==> flow/design.v <==
`timescale 1ns / 1ps
module Zad_5_1(
    input logic clk,
    input logic start,
    output logic ready,
    input logic [23:0] input0,
    input logic [23:0] input1,
    output logic [47:0] output0
    );
logic[11:0] a0,a1,b0,b1;
assign a0 = input0[11:0];
assign a1 = input0[23:12];
assign b0 = input1[11:0];
assign b1 = input1[23:12];
logic[23:0] tmp;
logic[47:0] result;
assign output0 = result;
enum {IDLE=0, P0, P1, P2, DONE} state;
    always_ff @ (posedge clk) begin: fsm
        case(state)
            IDLE: begin
                ready <=1'b0;
                if(start==1'b0) begin
                    state<=IDLE;
                 end
                 else begin
                    result<=48'h0;
                    tmp<=a0*b0;
                    state<=P0;
                end
            end
            P0: begin
                result[23:0]<=tmp;
                tmp <= a1*b0;
                state <=P1;
            end
            P1: begin
                result[35:12]<=result[35:12]+tmp;
                tmp<=a0*b1;
                state<=P2;
            end
            P2: begin
                result[36:12] <= result[35:12] + tmp;
                tmp = a1*b1;
                state<=DONE;
            end
            DONE: begin
                result[47:24]<=result[47:24] + tmp;
                ready<=1'b1;
                state<=IDLE;
            end
       endcase
   end: fsm
endmodule
# --- From RTL to reports: Zad_5_1 ---
# The steps from the RTL of Zad_5_1 to its reports follow in flow order.
# Lines are those of the file above, counted from 1.
# Operators: Yosys type, input widths -> output width; for muxes data width and select width s.
# Cell names lack the library's common part.
design:
  top: "Zad_5_1"
  clock_port: "clk"
  lib: "sky130hd"
  pvt_corner: "tt_025C_1v80"

# --- After elaboration ---
# Counts by Yosys on the flattened word-level netlist (proc, flatten, opt, wreduce; memories kept). Register bits leave out memories and registers merged into their read ports (data or address). Print and check cells are left out.
op_classes:
  addsub: 3
  n_mul: 4
  n_eq: 5
  muxes: 13
  reduce_logical: 12
op_table:
  columns: ["cell", "count"]
  rows:
  - ["$mul 12x12->24", 4]
  - ["$pmux 32 s5", 1]
  - ["$pmux 24 s4", 1]
  - ["$pmux 12 s4", 2]
  - ["$eq 32x2->1 const B", 2]
  - ["$add 24x24->24", 2]
  - ["$eq 32x1->1 const B", 1]
  - ["$eq 32x3->1 const B", 1]
  - ["$logic_not 32->1", 1]
  - ["$add 24x24->25", 1]
  - ["$pmux 12 s2", 1]
  - ["$mux 24", 1]
  - ["$pmux 11 s2", 1]
  - ["$mux 12", 1]
  - ["$mux 11", 1]
  - ["$reduce_and 2->1", 5]
  - ["$reduce_bool 4->1", 2]
  - ["$reduce_bool 5->1", 1]
  - ["$reduce_bool 2->1", 2]
  - ["$reduce_bool 3->1", 1]
  - ["$pmux 1 s3", 1]
  - ["$ne 2x2->1 const B", 1]
  - ["$pmux 1 s2", 1]
  - ["$mux 1", 2]
bits:
  reg_bits: 105
  in_bits: 50
  output_inout_bits: 49
  wordCells: 45

# --- Depth ---
# Depth = most cells in a row (Yosys ltp): at word level without a register or memory, in the mapped netlist without a sequential cell, where the memories' decode and read muxes count.
depth:
  ltp_word: 3
  ABC_AREA: 0
  mapped_depth: 21
  mapped_depth_nobuf: 20

# --- Netlist ---
# Yosys stat after the flow's synthesis: flattened, memories mapped to cells. It holds for the ABC_AREA given above (unset counts as 0); a run with the other value may have another netlist.
synth_totals:
  stdcells: 2799
  area_um2: 24133.1
  sequential_area_um2: 2292.2
  ffs: 78
  n_buf: 122
types:
  columns: ["cell", "count", "type_area_um2"]
  rows:
  - ["fa_1", 402, 8.05E+03]
  - ["ha_1", 295, 3691.04]
  - ["edfxtp_1", 73, 2.19E+03]
  - ["inv_1", 551, 2.07E+03]
  - ["nand2_1", 461, 1730.41]
  - ["and2_1", 209, 1.31E+03]
  - ["xnor2_1", 54, 472.954]
  - ["clkbuf_1", 120, 450.432]
  - ["o21ai_0", 82, 410.394]
  - ["a21oi_1", 79, 395.379]
  - ["xor2_1", 43, 376.611]
  - ["a21o_1", 47, 352.838]
  - ["nor2_1", 64, 240.23]
  - ["nand2b_1", 20, 125.12]
  - ["a31oi_1", 19, 118.864]
  - ["nand3_1", 23, 115.11]
  - ["a211oi_1", 15, 112.608]
  - ["o21a_1", 15, 112.608]
# Not listed: further types 57, cells in them 227.

# --- Path before layout ---
# Source: OpenSTA report_checks on the synthesized netlist (no wires, ideal clock, input and output delay 20% of the period each), path of least setup slack; recovery checks are left aside. Register names are those of the netlist, which keeps one name where synthesis merged equal registers.
synth_timing:
  path_kind: "input to register"
  from: "in input1[15]"
  to: "reg tmp[22]"
  period_ns: 8.52
  in_delay_ns: 1.704
  setup_ns: 0.261
  launch_ns: 1.704
  arrival_ns: 6.483
  t_required_ns: 8.259
  slack_ns: 1.777
  delay_ns: 5.040
  path_stages: 19
  n_path_buf: 1
  synth_period_reached_ns: 6.743
# "delay_ns" is the arrival time less input delay plus setup time.
# "path_stages": output pins that drive a net of the path, with the launching flip-flop's if there is one; two outputs of one cell count as two.
# "synth_period_reached_ns" is the clock period less the worst setup slack; recovery checks do not enter. This is arithmetic on one report: input and output delays are still those of the set period (20% each).
# The rows between start and end are the longest chain of elaborated cells between them; the timing report does not say that the signal goes this way. Where chains are equally long, one stands for them.
# A line is the first line of the expression or statement that the cell stems from. Yosys adds cells for indexed reads and writes and turns some case tables into memories.
# A register here has more assigning lines than the two given.
synth_via:
  cell_sequence: "clkbuf_1 > nand2_1 > fa_1 > fa_1 > fa_1 > inv_1 > fa_1 > inv_1 > fa_1 > inv_1 > ha_1 > o21a_1 > o21ai_0 > a211oi_1 > o21ai_1 > a31oi_1 > mux2i_1 > o221ai_1 > a221o_1"
  elab_chain_cells: 2
  cells_between: 3
  lines_between: 3
  cone_classes: "2 x mul; 1 x mux"
synth_rtl:
  columns: ["element", "line_no", "source"]
  rows:
  - ["start: declaration", 7, "input logic [23:0] input1,"]
  - ["$mul 12x12->24", 44, "tmp = a1*b1;"]
  - ["$pmux 24 s4", 20, "case(state)"]
  - ["end: assignment", 28, "tmp<=a0*b0;"]
  - ["end: assignment", 34, "tmp <= a1*b0;"]
  - ["end: declaration", 15, "logic[23:0] tmp;"]

# --- Timing after layout ---
# Path of least setup slack in the final report of run B (OpenROAD, finished layout, wires in). Where an end is a register, its clock arrival counts in the times.
layout_timing:
  path_kind: "input to register"
  from: "in input0[15]"
  to: "reg tmp[19]"
  period_ns: 4.68
  in_delay_ns: 0.94
  setup_ns: 0.28
  launch_ns: 0.94
  arrival_ns: 6.09
  t_required_ns: 4.77
  slack_ns: -1.32
  path_stages: 23
  n_path_buf: 4
# The rows between start and end are the longest chain of elaborated cells between them; the timing report does not say that the signal goes this way. Where chains are equally long, one stands for them.
# A register here has more assigning lines than the two given.
layout_via:
  cell_sequence: "buf_6 > buf_12 > buf_8 > and2_4 > fa_1 > inv_1 > fa_1 > inv_2 > fa_1 > fa_1 > inv_2 > fa_1 > inv_2 > ha_4 > inv_2 > a2111o_1 > a31oi_4 > buf_6 > o21ai_4 > a21boi_2 > o21ai_1 > nand3b_1 > o2111ai_2"
  elab_chain_cells: 2
  cells_between: 3
  lines_between: 3
  cone_classes: "2 x mul; 1 x mux"
layout_rtl:
  columns: ["element", "line_no", "source"]
  rows:
  - ["start: declaration", 6, "input logic [23:0] input0,"]
  - ["$mul 12x12->24", 44, "tmp = a1*b1;"]
  - ["$pmux 24 s4", 20, "case(state)"]
  - ["end: assignment", 28, "tmp<=a0*b0;"]
  - ["end: assignment", 34, "tmp <= a1*b0;"]
  - ["end: declaration", 15, "logic[23:0] tmp;"]

Appendix: measured runs

Flow measurements of Zad_5_1 on sky130hd: 2 stored runs with different settings, listed in no order. Input and output delays are each 20% of the period that was set; the output load is 0.01 pF.
"clock_period_reached_ns": clock period set for the run, less the worst setup slack. It is reckoned from that one timing run; input and output delays stay at 20% of the period that was set.
"timing.worst_path_ns": the worst setup path's part of the clock period (all of it between registers, 20% less for each end at a port) less its slack. A launch clock that arrives late makes it longer, a capture clock that arrives late makes it shorter.
"power_total_mw": no workload was simulated; the value follows from the tool's default switching activity.

--- run A ---
==> flow/run.sh <==
#!/bin/bash
# the make line also repeats the synthesis and layout settings of config.mk as NAME=value (left out here)
make -C /OpenROAD-flow-scripts/flow DESIGN_CONFIG=/design/flow/config.mk WORK_HOME=/design/flow/orfs CLKGATE_MAP_FILE= finish
==> flow/config.mk <==
export PLATFORM = sky130hd
export DESIGN_NAME = Zad_5_1
export DESIGN_NICKNAME = Zad_5_1
export VERILOG_FILES = /design/flow/design.v
export SDC_FILE = /design/flow/constraint.sdc
export NUM_CORES = 4
export LEC_CHECK = 0
export ABC_AREA = 1
export CAP_MARGIN = 20
export CORE_MARGIN = 6
export CORE_UTILIZATION = 67
export GPL_TIMING_DRIVEN = 0
export MIN_ROUTING_LAYER = met2
export PLACE_DENSITY_LB_ADDON = 0.16
export SETUP_SLACK_MARGIN = 0.18
export SLEW_MARGIN = 20
export TNS_END_PERCENT = 20
==> flow/constraint.sdc <==
create_clock -name core_clock -period 5.42 [get_ports {clk}]
set_input_delay 1.0840 -clock core_clock [delete_from_list [all_inputs] [get_ports {clk}]]
set_output_delay 1.0840 -clock core_clock [all_outputs]
set_load 0.01 [all_outputs]

==> results, as YAML <==
outcome: "not finished: routing ended with error GRT-0116"

--- run B ---
==> flow/run.sh <==
#!/bin/bash
# the make line also repeats the synthesis and layout settings of config.mk as NAME=value (left out here)
make -C /OpenROAD-flow-scripts/flow DESIGN_CONFIG=/design/flow/config.mk WORK_HOME=/design/flow/orfs CLKGATE_MAP_FILE= finish
==> flow/config.mk <==
export PLATFORM = sky130hd
export DESIGN_NAME = Zad_5_1
export DESIGN_NICKNAME = Zad_5_1
export VERILOG_FILES = /design/flow/design.v
export SDC_FILE = /design/flow/constraint.sdc
export NUM_CORES = 4
export LEC_CHECK = 0
export CAP_MARGIN = 20
export CELL_PAD_IN_SITES_DETAIL_PLACEMENT = 0
export CELL_PAD_IN_SITES_GLOBAL_PLACEMENT = 2
export CORE_ASPECT_RATIO = 0.67
export CORE_MARGIN = 5
export CORE_UTILIZATION = 27
export CTS_CLUSTER_SIZE = 16
export SETUP_SLACK_MARGIN = 0.87
export SLEW_MARGIN = 40
==> flow/constraint.sdc <==
create_clock -name core_clock -period 4.68 [get_ports {clk}]
set_input_delay 0.9360 -clock core_clock [delete_from_list [all_inputs] [get_ports {clk}]]
set_output_delay 0.9360 -clock core_clock [all_outputs]
set_load 0.01 [all_outputs]

==> results, as YAML <==
results:
  power_total_mw: 25.709
  ys_area_um2: 24133.1
  design.die.area_um2: 95580.5
  layout_utilization_pct: 38.4
  worstSetupSlack_ns: -1.322
  worst_hold_slack_ns: 0.505
  setupTns_ns: -17.169
  timing.worst_path_ns: 5.07
  critical_path_kind: "input to register"
  layout_stdcell_area_um2: 33882.5
  clock_period_reached_ns: 6.002
